==> flow/design.v <==
`timescale 100ps/100ps
(* keep_hierarchy = "yes" *) module liv_trasporto_errore_B_risposta (
    input  bit clk,
    input  bit i_rst,
    input  bit [15:0] i_errore,
    input  bit i_errore_event,
    input  bit i_tutti_disp,
    input  bit [13:0] i_comando,
    input  bit [31:0] i_pacco_ricevuto,
    input  bit [31:0] i_pacco_ultimo,
    input  bit i_lung8k,
    output bit [31:0] od_data,
    output bit od_valid
);
localparam bit [14:0] numero_disp = 0;
localparam bit [1:0] c_2b10 = 2;
bit [2:0] counter;
bit counter_en;
bit valid;
bit [31:0] data;
always_ff @(posedge clk)
begin
if (i_rst) begin
    counter_en <= 0;
end
else begin
    if (counter_en) begin
        counter_en <= ~(&counter);
    end
    else begin
        counter_en <= i_errore_event;
    end
end
end
always_ff @(posedge clk)
begin
    if (counter_en) begin
        counter <= counter+1;
    end
    else begin
        counter <= 0;
    end
end
always_ff @(posedge clk)
begin
    if (counter_en) begin
        if (counter==0) begin
            data <= {c_2b10,i_comando,i_tutti_disp,numero_disp};
        end
        else if (counter==1) begin
            data <= i_pacco_ricevuto;
        end
        else if (counter==2) begin
            data[31:16] <= (i_lung8k)?8192:1024;
            data[15:0] <= i_errore;
        end
        else if (counter==3) begin
            data <= i_pacco_ultimo;
        end
        else begin
            data <= 0;
        end
    end
end
always_ff @(posedge clk)
begin
if (i_rst) begin
    valid <= 0;
end
else begin
    valid <= counter_en;
end
end
assign od_data = data;
assign od_valid = valid;
endmodule
`timescale 100ps/100ps
module distrib
#(
parameter ORDER           = 5,
parameter WIDTH           = 6
)
(
    input                 clk,
    input                 ena,
    input  [ORDER-1:0]    addra,
    input  [WIDTH-1:0]    dia,
    input  [ORDER-1:0]    addrb,
    output [WIDTH-1:0]    dob
);
bit [WIDTH-1:0]           ram[2**ORDER-1:0];
always_ff @(posedge clk)
begin
    if (ena)
        ram[addra] <= dia;
end
assign dob = ram[addrb];
endmodule
# == Tool chain data of liv_trasporto_errore_B_risposta ==
# What the tools print for liv_trasporto_errore_B_risposta, step after step.
# Lines are those of the file above, counted from 1.
# Library cell names are shortened.
# Not given: --
# inputs
design,liv_trasporto_errore_B_risposta
clock,clk
library,sky130hd
lib_corner,tt_025C_1v80

# == Word-level counts ==
# Yosys after proc, flatten, opt, wreduce and memory -nomap, before mapping. Memory bits, and registers merged into a memory's read port (data or address), are not among the register bits. Print and check cells are not counted. Equal cells are merged and count once.
# bits
regBits,37
in_bits,99
output_inout_bits,33
elab_cells,24
# classes
addsub,1
equal,3
n_mux,10
bitwise,1
reduce_logical,2
# op_table
operator,n
2-to-1 mux 16 bit,7
2-to-1 mux 14 bit,2
== test 3 x 2 -> 1 bit with constant B,2
adder 3 x 1 -> 3 bit with constant B,1
== test 3 x 1 -> 1 bit with constant B,1
zero test 3 bit,1
AND reduction 3 bit,1
NOT 1 bit,1
2-to-1 mux 1 bit,1

# == Longest topological paths ==
# Yosys ltp: most cells in a row. Word level: on the elaborated netlist, between registers, memories and ports. Mapped: between sequential cells and ports; inverters and the memories' decode and read muxes count.
# depth
depth_word,5
ABC_AREA,0
mapped_depth,8

# == Netlist ==
# The flow's flattened synthesis, as Yosys stat reports it; memories are mapped. The netlist is that of the ABC_AREA named above (0 if unset); the other value can give another one.
# types
type,n
edfxtp_1,32
a311oi_2,10
a221o_1,14
dfxtp_1,5
and2_1,13
ha_1,6
nand3_1,15
nor2_1,19
nand2_1,18
buf_6,4
a311oi_1,5
buf_2,7
inv_1,7
nor2b_1,4
a22oi_1,3
buf_4,3
a21oi_1,4
nor2b_4,1
# Not listed: further types 13, cells in them 13.
# mapped
cell_count,183
yosys_area_um2,2072.0
sequential_area_um2,1061.0
flip_flops,37
buf_cells,15

# == Worst setup path after synthesis ==
# Source: OpenSTA report_checks on the synthesized netlist (no wires, ideal clock, input and output delay 20% of the period each), path of least setup slack; recovery checks are left aside. Register names are those of the netlist, which keeps one name where synthesis merged equal registers.
# synth_timing
kind,register to register
from,register counter[0]
to,register data[24]
tclk_ns,1.81
launch_ns,0.000
t_arrival_ns,1.486
setup_slack_ns,0.063
delay_ns,1.747
driving_pins,9
path_buffers,3
period_less_setup_slack_ns,1.747
# "delay_ns" is the arrival time less input delay plus setup time.
# "driving_pins" counts driving pins, that of a launching flip-flop among them; a cell with two outputs on the path counts twice.
# "period_less_setup_slack_ns" is the clock period less the worst setup slack; recovery checks do not enter. This is arithmetic on one report: input and output delays are still those of the set period (20% each).
# The rows between start and end are the longest chain of elaborated cells between them; the timing report does not say that the signal goes this way. Where chains are equally long, one stands for them.
# A line is the first line of the expression or statement that the cell stems from. Yosys adds cells for indexed reads and writes and turns some case tables into memories.
# A register here has more assigning lines than the two given.
# synth_via
cell_sequence,dfxtp_1 inv_1 ha_1 buf_4 nor2b_4 buf_6 buf_6 and2_1 a221o_1
elab_chain_len,5
cells_between,8
cone_classes,3 x eq/ne; 4 x mux; 1 x reduce/logical
# synth_rtl
item,line,text
"start, declared",17,bit [2:0] counter;
"start, assigned",38,counter <= counter+1;
"start, assigned",41,counter <= 0;
== test 3 x 2 -> 1 bit,57,else if (counter==3) begin
2-to-1 mux 16 bit,57,
2-to-1 mux 16 bit,53,else if (counter==2) begin
2-to-1 mux 16 bit,50,else if (counter==1) begin
2-to-1 mux 14 bit,47,if (counter==0) begin
"end, assigned",48,"data <= {c_2b10,i_comando,i_tutti_disp,numero_disp};"
"end, assigned",51,data <= i_pacco_ricevuto;
"end, declared",20,bit [31:0] data;

# == Timing after layout ==
# From the final timing report of entry A: the path of least setup slack in the routed layout; clock arrival at registers is part of the times.
# layout_timing
kind,register to register
from,register counter[0]
to,register data[25]
tclk_ns,1.25
launch_ns,0.29
t_arrival_ns,1.68
setup_slack_ns,-0.38
driving_pins,8
path_buffers,2
# The rows between start and end are the longest chain of elaborated cells between them; the timing report does not say that the signal goes this way. Where chains are equally long, one stands for them.
# A register here has more assigning lines than the two given.
# layout_via
cell_sequence,dfxtp_4 inv_4 ha_4 nor2b_4 buf_12 buf_8 and2_1 a221o_1
elab_chain_len,5
cells_between,8
cone_classes,3 x eq/ne; 4 x mux; 1 x reduce/logical
# layout_rtl
item,line,text
"start, declared",17,bit [2:0] counter;
"start, assigned",38,counter <= counter+1;
"start, assigned",41,counter <= 0;
== test 3 x 2 -> 1 bit,57,else if (counter==3) begin
2-to-1 mux 16 bit,57,
2-to-1 mux 16 bit,53,else if (counter==2) begin
2-to-1 mux 16 bit,50,else if (counter==1) begin
2-to-1 mux 14 bit,47,if (counter==0) begin
"end, assigned",48,"data <= {c_2b10,i_comando,i_tutti_disp,numero_disp};"
"end, assigned",51,data <= i_pacco_ricevuto;
"end, declared",20,bit [31:0] data;

# Below are 2 stored runs of the flow (Yosys, OpenROAD; platform sky130hd) on liv_trasporto_errore_B_risposta, each with its settings and what was measured, unordered. Constraints: input delay and output delay 20% of the set period each, output load 0.01 pF.
# "achieved_clock_period_ns" is the run's clock period less its worst setup slack. It is reckoned from that one timing run; input and output delays stay at 20% of the period that was set.
# "worstPathTime_ns": the worst setup path's part of the clock period (all of it between registers, 20% less for each end at a port) less its slack. A launch clock that arrives late makes it longer, a capture clock that arrives late makes it shorter.
# "power.total_uw" rests on the timing tool's default activity at the inputs, not on a simulated workload.
# Settings: n/a = not set for that run.
stored run,period_ns,CORE_UTILIZATION,SETUP_SLACK_MARGIN,PLACE_DENSITY_LB_ADDON,CORE_MARGIN,CELL_PAD_IN_SITES_DETAIL_PLACEMENT,ABC_AREA,GPL_TIMING_DRIVEN,GPL_ROUTABILITY_DRIVEN,CAP_MARGIN,MAX_ROUTING_LAYER,SLEW_MARGIN,CTS_CLUSTER_SIZE,synth_chip_area_um2,final_die_area_um2,cell_area_final_um2,utilization_pct,fin_ws_ns,timing.setup.tns_ns,ws_hold_ns,power.total_uw,achieved_clock_period_ns,worstPathTime_ns,critical_path_kind
entry A,1.25,21,-0.02,0.17,10,0,0,0,0,30,met4,20,n/a,2072.0,14239.6,4078.9,42.1,-0.383,-9.368,0.478,3449,1.633,1.63,register to register
entry B,1.65,36,0.33,0.07,5,n/a,n/a,1,0,20,n/a,20,82,2072.0,7372.8,3781.1,68.2,0.087,0.000,0.472,2526,1.563,1.56,register to register
